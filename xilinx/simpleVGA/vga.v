==> flow/design.v <==
`timescale 1ns / 1ps
module vga(input CLK_100MHz, input [7:0] pixel, output [11:0] column, output [11:0] row, output HSync, output VSync, output [2:0] Red, output [2:0] Green, output [1:0] Blue);
   wire vga_clk;
   wire blank;
   wire vblank;
   wire hblank;
   wire line_clk;
   reg reset = 1'b0;
   vga_clk_wiz vga_clk_1(CLK_100MHz, vga_clk, reset);
   hsync hsync_1(vga_clk, HSync, hblank, line_clk, column);
   vsync vsync_1(line_clk, VSync, vblank, row);
   assign blank = hblank || vblank;
   assign Red = blank ? 3'b0 : {pixel[0], pixel[1], pixel[2]};
   assign Green = blank ? 3'b0 : {pixel[3], pixel[4], pixel[5]};
   assign Blue = blank ? 2'b0 : {pixel[6], pixel[7]};
endmodule
module hsync(input vga_clk, output hsync, output blank, output line_clk, output [11:0] column);
   parameter h_res = 1024;
   parameter h_front_porch = 48;
   parameter h_sync = 96;
   parameter h_back_porch = 208;
   parameter h_total = h_res + h_front_porch + h_sync + h_back_porch;
   reg [12:0] hcount = 0;
   reg line_clk_state = 0;
   reg [11:0] column_count = 0;
   always @ (posedge vga_clk) begin
     $monitor("%0t %m, hcount=%d, hsync=%b, blank=%b, column_count=%d", $time, hcount, hsync, blank, column_count);
     if(hcount < h_total) begin
       hcount <= hcount + 1'b1;
       line_clk_state <= 0;
     end else begin 
       hcount <= 0;
       line_clk_state <= 1;
     end    
     column_count <= blank ? 12'b0 : column_count + 1'b1;
   end
   assign hsync = !(hcount > (h_res + h_front_porch) && hcount <= (h_res + h_front_porch + h_sync));
   assign line_clk = line_clk_state;
   assign blank = hcount > h_res;
   assign column = column_count;
endmodule
module vsync(input line_clk, output vsync, output blank, output [11:0] row);
   parameter v_res = 768;
   parameter v_front_porch = 1;
   parameter v_sync = 3;
   parameter v_back_porch = 36;
   parameter v_total = v_res + v_front_porch + v_sync + v_back_porch;
   reg [12:0] vcount = 0;
   reg [11:0] row_count = 0;
   always @ (posedge line_clk) begin
     $monitor("%0t %m, vcount=%d, vsync=%b, blank=%b, row_count=%d", $time, vcount, vsync, blank, row_count);
     if(vcount < v_total) begin 
       vcount <= vcount + 1'b1;
     end else begin
       vcount <= 0;
     end
     row_count <= blank ? 12'b0 : row_count + 1'b1;
   end
   assign vsync = !(vcount > (v_res + v_front_porch) && vcount <= (v_res + v_front_porch + v_sync));
   assign blank = vcount > v_res;
   assign row = row_count;
endmodule
* From RTL to reports: hsync *
What the tools print for hsync, step after step.
Lines are those of the file above, counted from 1.
Library cell names are shortened.
Not given: -

design
  top = hsync
  clock = vga_clk
  library = sky130hd
  library corner = tt_025C_1v80

* Word level *
Yosys after proc, flatten, opt, wreduce and memory -nomap, before mapping. Enables and synchronous resets that opt folds into registers are not counted as muxes. Memory bits, and registers merged into a memory's read port (data or address), are not among the register bits. Print and check cells are not counted. Equal cells are merged and count once.

bit counts
  bits in registers = 26
  cells after elaboration = 12

cells by class
  $add $sub $neg = 2
  order comparisons = 4
  muxes and demuxes = 1
  reduce/logical cells = 2

operators by type and width
  cell                                                               number
  > comparator 13 x 11 -> 1 bit (second input constant)              2
  adder 13 x 1 -> 13 bit (second input constant)                     1
  less-or-equal comparator 13 x 11 -> 1 bit (second input constant)  1
  less-than comparator 13 x 11 -> 1 bit (second input constant)      1
  adder 12 x 1 -> 12 bit (second input constant)                     1
  logical AND 1 bit                                                  1
  logical NOT 1 bit                                                  1
  2-to-1 mux 1 bit                                                   1

* Depth *
Depth = most cells in a row (Yosys ltp): at word level without a register or memory, in the mapped netlist without a sequential cell, where the memories' decode and read muxes count.

logic depth
  depth after elaboration = 3
  ABC_AREA = 1
  mapped depth = 8
  gate-level depth less buffers = 8

* After synthesis *
The flow's flattened synthesis, as Yosys stat reports it; memories are mapped. The netlist is that of the ABC_AREA named above (0 if unset); the other value can give another one.

cell types
  cell type  number
  dfxtp_1    26
  nand2_1    53
  inv_1      39
  nor2_2     10
  xor2_1     7
  nand3_1    12
  nor2_1     16
  ha_1       3
  nand4_1    6
  xnor2_1    3
  a21boi_4   1
  nor3_4     1
  nand2_4    1
  nor2_4     1
  nand3_2    1
  inv_6      1
  o21ai_2    1
  nand3b_1   1

Other cell types: 4; their cells: 4.

mapped netlist
  cell count = 187
  mapped area = 0.0013263 mm^2
  mapped flip-flops = 26

* Path before layout *
Source: OpenSTA report_checks on the synthesized netlist (no wires, ideal clock, input and output delay 20% of the period each), path of least setup slack; recovery checks are left aside. Register names are those of the netlist, which keeps one name where synthesis merged equal registers.

timing path post-synthesis
  path kind = register to output
  start = register hcount[0]
  end = output port blank
  period = 1940 ps
  output delay = 388 ps
  data arrival time = 947 ps
  required time = 1552 ps
  path slack = 605 ps
  delay of the path = 947 ps
  stages on the path = 8
  path buffers = 0
  synthesis period reached = 1335 ps

"delay of the path" is the arrival time less input delay plus setup time.
At an output port there is no setup time.
"stages on the path": output pins that drive a net of the path, with the launching flip-flop's if there is one; two outputs of one cell count as two.
"synthesis period reached" = period - worst setup slack (recovery checks aside). The figure is calculated, with input and output delays left at 20% of the set period.
The rows between start and end are the longest chain of elaborated cells between them; the timing report does not say that the signal goes this way. Where chains are equally long, one stands for them.
Each line given opens the expression or statement behind the cell; cells for indexed reads and writes are added by Yosys, which also makes memories of some case tables.

on the way, post-synthesis
  cells stage by stage = dfxtp_1 > inv_1 > ha_1 > nand2_1 > nor2_1 > nand3_2 > nand2_4 > inv_6
  cells in the longest elaborated chain = 1
  elaborated cells on any way between the ends = 1
  RTL lines with such cells = 1
  those cells by class = compare: 1

ends and longest elaborated chain, post-synthesis
  item                           RTL line  text
  from (decl)                    23        reg [12:0] hcount = 0;
  from (assign)                  29        hcount <= hcount + 1'b1;
  from (assign)                  32        hcount <= 0;
  > comparator 13 x 11 -> 1 bit  39        assign blank = hcount > h_res;
  to (decl)                      17        module hsync(input vga_clk, output hsync, output blank, output line_clk, output [11:0] column);

* Worst path after layout *
Path of least setup slack in the final report of job 1 (OpenROAD, finished layout, wires in). Where an end is a register, its clock arrival counts in the times.
The report prints the path's times to 10 ps; the period is as set.

timing path after layout
  path kind = register to output
  start = register hcount[12]
  end = output port hsync
  period = 2340 ps
  output delay = 470 ps
  data arrival time = 1740 ps
  required time = 1870 ps
  path slack = 140 ps
  stages on the path = 6
  path buffers = 1

The rows between start and end are the longest chain of elaborated cells between them; the timing report does not say that the signal goes this way. Where chains are equally long, one stands for them.

on the way, after layout
  cells stage by stage = dfxtp_1 > nor3_4 > nand3_1 > a21oi_1 > nand2_1 > clkdlybuf4s50_1
  cells in the longest elaborated chain = 3
  elaborated cells on any way between the ends = 4
  RTL lines with such cells = 1
  those cells by class = compare: 2; reduce/logical: 2

ends and longest elaborated chain, after layout
  item                           RTL line  text
  from (decl)                    23        reg [12:0] hcount = 0;
  from (assign)                  29        hcount <= hcount + 1'b1;
  from (assign)                  32        hcount <= 0;
  > comparator 13 x 11 -> 1 bit  37        assign hsync = !(hcount > (h_res + h_front_porch) && hcount <= (h_res + h_front_porch + h_sync));
  logical AND 1 bit              37
  logical NOT 1 bit              37
  to (decl)                      17        module hsync(input vga_clk, output hsync, output blank, output line_clk, output [11:0] column);

FLOW RESULTS
============

hsync through Yosys and OpenROAD on sky130hd: 2 stored runs, unordered, with their settings and measured results. The constraints put input and output delay at 20% of the set period each and load the outputs with 0.01 pF.
"achieved clock period" means the clock period less the worst setup slack. The figure is calculated, with input and output delays left at 20% of the set period.
"time used up by the worst setup path": the worst setup path's part of the clock period (all of it between registers, 20% less for each end at a port) less its slack. A launch clock that arrives late makes it longer, a capture clock that arrives late makes it shorter.
"power" rests on the timing tool's default activity at the inputs, not on a simulated workload.
"time used up by the worst setup path" is given in steps of 10 ps.
A setting shown as - is not set for that run.
A result given as - is not shown for that run.

setting or result                          job 1               job 2
period_ns                                  2.34                1.85
CORE_UTILIZATION                           52                  65
PLACE_DENSITY_LB_ADDON                     0.27                0.16
HOLD_SLACK_MARGIN                          -0.08               -
CELL_PAD_IN_SITES_DETAIL_PLACEMENT         0                   -
ABC_AREA                                   1                   -
MIN_ROUTING_LAYER                          met1                -
MAX_ROUTING_LAYER                          met4                met4
CAP_MARGIN                                 20                  20
CORE_MARGIN                                2                   7
SLEW_MARGIN                                20                  20
SETUP_SLACK_MARGIN                         -                   -0.18
CELL_PAD_IN_SITES_GLOBAL_PLACEMENT         -                   2
TNS_END_PERCENT                            -                   70
GPL_TIMING_DRIVEN                          -                   1
GPL_ROUTABILITY_DRIVEN                     -                   1
std-cell area (final layout) (mm^2)        0.0015452           -
setup slack of the worst path (ps)         136                 -
setup total negative slack (ps)            0                   -
synthesis area (mm^2)                      0.0013263           -
power (µW)                                 730.7               -
utilization in the final report (%)        62.9                -
smallest hold slack (ps)                   439                 -
achieved clock period (ps)                 2204                -
time used up by the worst setup path (ps)  1740                -
worst setup path type                      register to output  -
die footprint (mm^2)                       0.0029702           -

Job 2: not finished: placement ended with error FLW-0024
